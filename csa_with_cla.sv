==> flow/design.v <==
module inCLA #(parameter w=4)(
  input         [w-1:0] a,
  input         [w-1:0] b,
  output logic  [w:0] s);
logic [w : 0] C;
always_comb begin
C[0] = 0;
	for(int i=1;i<w+1;i++) begin
		C[i] = a[i-1] & b[i-1] | ((a[i-1] ^ b[i-1]) & C[i-1]);
	end
end
always_comb begin
	for(int i=0;i<w;i++)begin
		s[i] = a[i] ^ b[i] ^ C[i];
	end
	s[w] = C[w];
end
endmodule
module csa_with_cla #(parameter w=4)(
  input                       clk, 
                              reset,
  input        [w-1:0] a, 		 
  output logic [w+1:0] s);		 
  logic        signed [w-1:0] ar, br, cr, dr;
  logic         [w:0] sum1;	
  logic         [w:0] tsum1;   
 logic         [w:0] sum2;
  logic         [w:0] tsum2;	   
 logic         [w+1:0] sum3;	   
 logic         [w+1:0] tsum3;
 inCLA #(.w(w)) first(
	.a(ar),
	.b(br),
	.s(sum1)
);
 inCLA #(.w(w)) second(
	.a(cr),
	.b(dr),
	.s(sum2)
);
always_ff @(posedge clk)			
    if(reset) begin					
	  tsum1 <=0;
	  tsum2<=0;
    end
    else begin					   
	 tsum1 <=sum1;
	tsum2<=sum2;
	end
 inCLA #(.w(w+1)) third(
	.a(tsum1),
	.b(tsum2),
	.s(sum3)
);
always_ff @(posedge clk)			
    if(reset) begin					
	  s  <= 'b0;
    end
    else begin					    
	  s  <= sum3; 
	end
  always_ff @(posedge clk)			 
    if(reset) begin					 
	  ar <= 'b0;
	  br <= 'b0;
	  cr <= 'b0;
	  dr <= 'b0;
    end
    else begin					     
	  ar <= a;
	  br <= ar;
	  cr <= br;
	  dr <= cr;
	end
endmodule
# Step by step through the tools: csa_with_cla
# Tool output for the design above, in the order of the flow.
# Line numbers count from 1 in the design file above.
# Operators carry their Yosys type and port widths (W data, S select, Z words).
# Library cell names are shortened.
# A cell with - has no value.
[inputs]
top_module = "csa_with_cla"
clock = "clk"
cell_library = "sky130hd"
pvt_corner = "tt_025C_1v80"

# Word-level counts
# Yosys after proc, flatten, opt, wreduce and memory -nomap, before mapping. Enables and synchronous resets that opt folds into registers are not counted as muxes. Memory bits, and registers merged into a memory's read port (data or address), are not among the register bits. Print and check cells are not counted. Equal cells are merged and count once.
[word_totals]
out_inout_bits = 6
regBits = 32
wordCells = 63
input_bits = 6
[classes]
bitwise = 56
[op_table]
columns = ["op", "n"]
rows = [
  ["$and A1 B1 Y1", 23],
  ["$xor A1 B1 Y1", 23],
  ["$or A1 B1 Y1", 10],
]

# Depth
# Yosys ltp: most cells in a row. Word level: on the elaborated netlist, between registers, memories and ports. Mapped: between sequential cells and ports; inverters and the memories' decode and read muxes count.
[logic_depth]
depth_word = 9
abc_area = 0
depth_mapped = 7
depth_no_buf = 7

# Netlist
# Source: synth_stat.txt of the flow (Yosys; design flattened, memories mapped). It holds for the ABC_AREA given above (unset counts as 0); a run with the other value may have another netlist.
# Totals and module areas in this step are rounded.
[by_type]
columns = ["cell_type", "n", "type_area_um2"]
rows = [
  ["dfxtp_1", 32, 640.614],
  ["fa_1", 10, 200.192],
  ["nor2b_1", 26, 162.656],
  ["ha_1", 3, 37.536],
  ["inv_1", 9, 33.782],
  ["buf_4", 3, 22.522],
  ["nor2_1", 6, 22.522],
]
[synth_totals]
flip_flops = 32
synth_area_um2 = 1120
stdcells = 89
# The figures by module come from a second, unflattened synthesis with its own total; it is not the netlist above.
[unflattened]
cells_unflattened = 95
area_unflattened_um2 = 1160
# Each row is one instance without its submodules.
[modules]
columns = ["mod", "n_inst", "cells", "mod_area_um2"]
rows = [
  ["csa_with_cla", 1, 67, 863],
  ["inCLA (w=4)", 2, 9, 91.3],
  ["inCLA (w=5)", 1, 10, 111],
]

# Worst setup path after synthesis
# OpenSTA on the mapped netlist: ideal clock, no wires. The path of least setup slack (recovery checks aside). Input and output delay are each 20% of the period. Register names are those of the netlist, which keeps one name where synthesis merged equal registers.
[synth_timing]
path_type = "reg2reg"
from = "reg tsum2[0]"
to = "reg s[4]"
delay_ns = 2.389
period_ns = 4.21
driving_pins = 8
required_time_ns = 4.146
launch_ns = 0.000
setup_slack_ns = 1.821
path_buffers = 0
arrival_time_ns = 2.325
synth_period_reached_ns = 2.389
# "delay_ns" = arrival - input delay + setup time.
# "driving_pins" counts driving pins, that of a launching flip-flop among them; a cell with two outputs on the path counts twice.
# "synth_period_reached_ns" = period - worst setup slack (recovery checks aside). The figure is calculated, with input and output delays left at 20% of the set period.
# Between the ends stands the longest chain of elaborated cells between them, by number of cells; it is not shown to be the way that was timed. Of several equally long chains one is given.
# Each line given opens the expression or statement behind the cell; cells for indexed reads and writes are added by Yosys, which also makes memories of some case tables.
[synth_between]
cell_sequence = "dfxtp_1 > ha_1 > fa_1 > fa_1 > fa_1 > inv_1 > fa_1 > nor2_1"
elab_chain_len = 8
[synth_rtl]
columns = ["element", "line_no", "text"]
rows = [
  ["start, declared", 28, "logic [w:0] tsum2;"],
  ["start, assigned", 44, "tsum2<=0;"],
  ["start, assigned", 48, "tsum2<=sum2;"],
  ["$and A1 B1 Y1 (2 in a row)", 9, "C[i] = a[i-1] & b[i-1] | ((a[i-1] ^ b[i-1]) & C[i-1]);"],
  ["$or A1 B1 Y1", 9, ""],
  ["$and A1 B1 Y1", 9, ""],
  ["$or A1 B1 Y1", 9, ""],
  ["$and A1 B1 Y1", 9, ""],
  ["$or A1 B1 Y1", 9, ""],
  ["$xor A1 B1 Y1", 14, "s[i] = a[i] ^ b[i] ^ C[i];"],
  ["end, assigned", 57, "s <= 'b0;"],
  ["end, assigned", 60, "s <= sum3;"],
  ["end, declared", 23, "output logic [w+1:0] s);"],
]

# Path in the finished layout
# Path of least setup slack in the final report of record 2 (OpenROAD, finished layout, wires in). Where an end is a register, its clock arrival counts in the times.
[layout_timing]
path_type = "reg2reg"
from = "reg tsum2[0]"
to = "reg s[4]"
path_buffers = 0
launch_ns = 0.27
arrival_time_ns = 2.33
setup_slack_ns = 0.03
period_ns = 2.14
required_time_ns = 2.36
driving_pins = 8
# Between the ends stands the longest chain of elaborated cells between them, by number of cells; it is not shown to be the way that was timed. Of several equally long chains one is given.
[layout_between]
cell_sequence = "dfxtp_1 > ha_2 > fa_2 > fa_2 > fa_2 > inv_2 > fa_1 > nor2_1"
elab_chain_len = 8
[layout_rtl]
columns = ["element", "line_no", "text"]
rows = [
  ["start, declared", 28, "logic [w:0] tsum2;"],
  ["start, assigned", 44, "tsum2<=0;"],
  ["start, assigned", 48, "tsum2<=sum2;"],
  ["$and A1 B1 Y1 (2 in a row)", 9, "C[i] = a[i-1] & b[i-1] | ((a[i-1] ^ b[i-1]) & C[i-1]);"],
  ["$or A1 B1 Y1", 9, ""],
  ["$and A1 B1 Y1", 9, ""],
  ["$or A1 B1 Y1", 9, ""],
  ["$and A1 B1 Y1", 9, ""],
  ["$or A1 B1 Y1", 9, ""],
  ["$xor A1 B1 Y1", 14, "s[i] = a[i] ^ b[i] ^ C[i];"],
  ["end, assigned", 57, "s <= 'b0;"],
  ["end, assigned", 60, "s <= sum3;"],
  ["end, declared", 23, "output logic [w+1:0] s);"],
]

Add stored flow runs of csa_with_cla

Top module csa_with_cla; platform sky130hd; tools Yosys and OpenROAD; 2 stored runs in no particular order. Input and output delays are each 20% of the period that was set; the output load is 0.01 pF.
By "clock_period_reached_ns" is meant the clock period of the run minus its worst setup slack. This is arithmetic on one report: input and output delays are still those of the set period (20% each).
"timing.worst_path_ns" means the part of the period allowed to the worst setup path (the constraints hold back 20% at inputs and 20% at outputs) less its slack; where the path has registers, the arrival times of their clocks count too.
"power_mw" rests on the timing tool's default activity at the inputs, not on a simulated workload.
Values from the reports are rounded here.

# record 1
==> flow/run.sh <==
#!/bin/bash
# the make line also repeats the synthesis and layout settings of config.mk as NAME=value (left out here)
make -C /OpenROAD-flow-scripts/flow DESIGN_CONFIG=/design/flow/config.mk WORK_HOME=/design/flow/orfs CLKGATE_MAP_FILE= finish
==> flow/config.mk <==
export PLATFORM = sky130hd
export DESIGN_NAME = csa_with_cla
export DESIGN_NICKNAME = csa_with_cla
export VERILOG_FILES = /design/flow/design.v
export SDC_FILE = /design/flow/constraint.sdc
export NUM_CORES = 4
export LEC_CHECK = 0
export CAP_MARGIN = 20
export CELL_PAD_IN_SITES_DETAIL_PLACEMENT = 2
export CORE_ASPECT_RATIO = 0.61
export CORE_MARGIN = 2
export CORE_UTILIZATION = 72
export CTS_CLUSTER_SIZE = 52
export GPL_ROUTABILITY_DRIVEN = 1
export MAX_ROUTING_LAYER = met4
export MIN_ROUTING_LAYER = met1
export PLACE_DENSITY = 0.46
export SLEW_MARGIN = 20
==> flow/constraint.sdc <==
create_clock -name core_clock -period 1.91 [get_ports {clk}]
set_input_delay 0.3820 -clock core_clock [delete_from_list [all_inputs] [get_ports {clk}]]
set_output_delay 0.3820 -clock core_clock [all_outputs]
set_load 0.01 [all_outputs]

==> record 1: results <==
outcome="no results, placement failed with DPL-0033"

# record 2
==> flow/run.sh <==
#!/bin/bash
# the make line also repeats the synthesis and layout settings of config.mk as NAME=value (left out here)
make -C /OpenROAD-flow-scripts/flow DESIGN_CONFIG=/design/flow/config.mk WORK_HOME=/design/flow/orfs CLKGATE_MAP_FILE= finish
==> flow/config.mk <==
export PLATFORM = sky130hd
export DESIGN_NAME = csa_with_cla
export DESIGN_NICKNAME = csa_with_cla
export VERILOG_FILES = /design/flow/design.v
export SDC_FILE = /design/flow/constraint.sdc
export NUM_CORES = 4
export LEC_CHECK = 0
export CAP_MARGIN = 20
export CELL_PAD_IN_SITES_GLOBAL_PLACEMENT = 0
export CORE_MARGIN = 2
export CORE_UTILIZATION = 28
export CTS_CLUSTER_DIAMETER = 339
export CTS_CLUSTER_SIZE = 90
export GPL_TIMING_DRIVEN = 1
export MAX_ROUTING_LAYER = met5
export PLACE_DENSITY_LB_ADDON = 0.16
export SLEW_MARGIN = 20
export TNS_END_PERCENT = 55
==> flow/constraint.sdc <==
create_clock -name core_clock -period 2.14 [get_ports {clk}]
set_input_delay 0.4280 -clock core_clock [delete_from_list [all_inputs] [get_ports {clk}]]
set_output_delay 0.4280 -clock core_clock [all_outputs]
set_load 0.01 [all_outputs]

==> record 2: results <==
die_area_um2=4520
clock_period_reached_ns=2.108
final_util_pct=37.2
power_mw=1.24
fin_ws_ns=0.032
holdWs_ns=0.465
synthArea_um2=1120
finalCellArea_um2=1390
timing.worst_path_ns=2.11
path_kind="reg2reg"
timing.setup.tns_ns=0.000
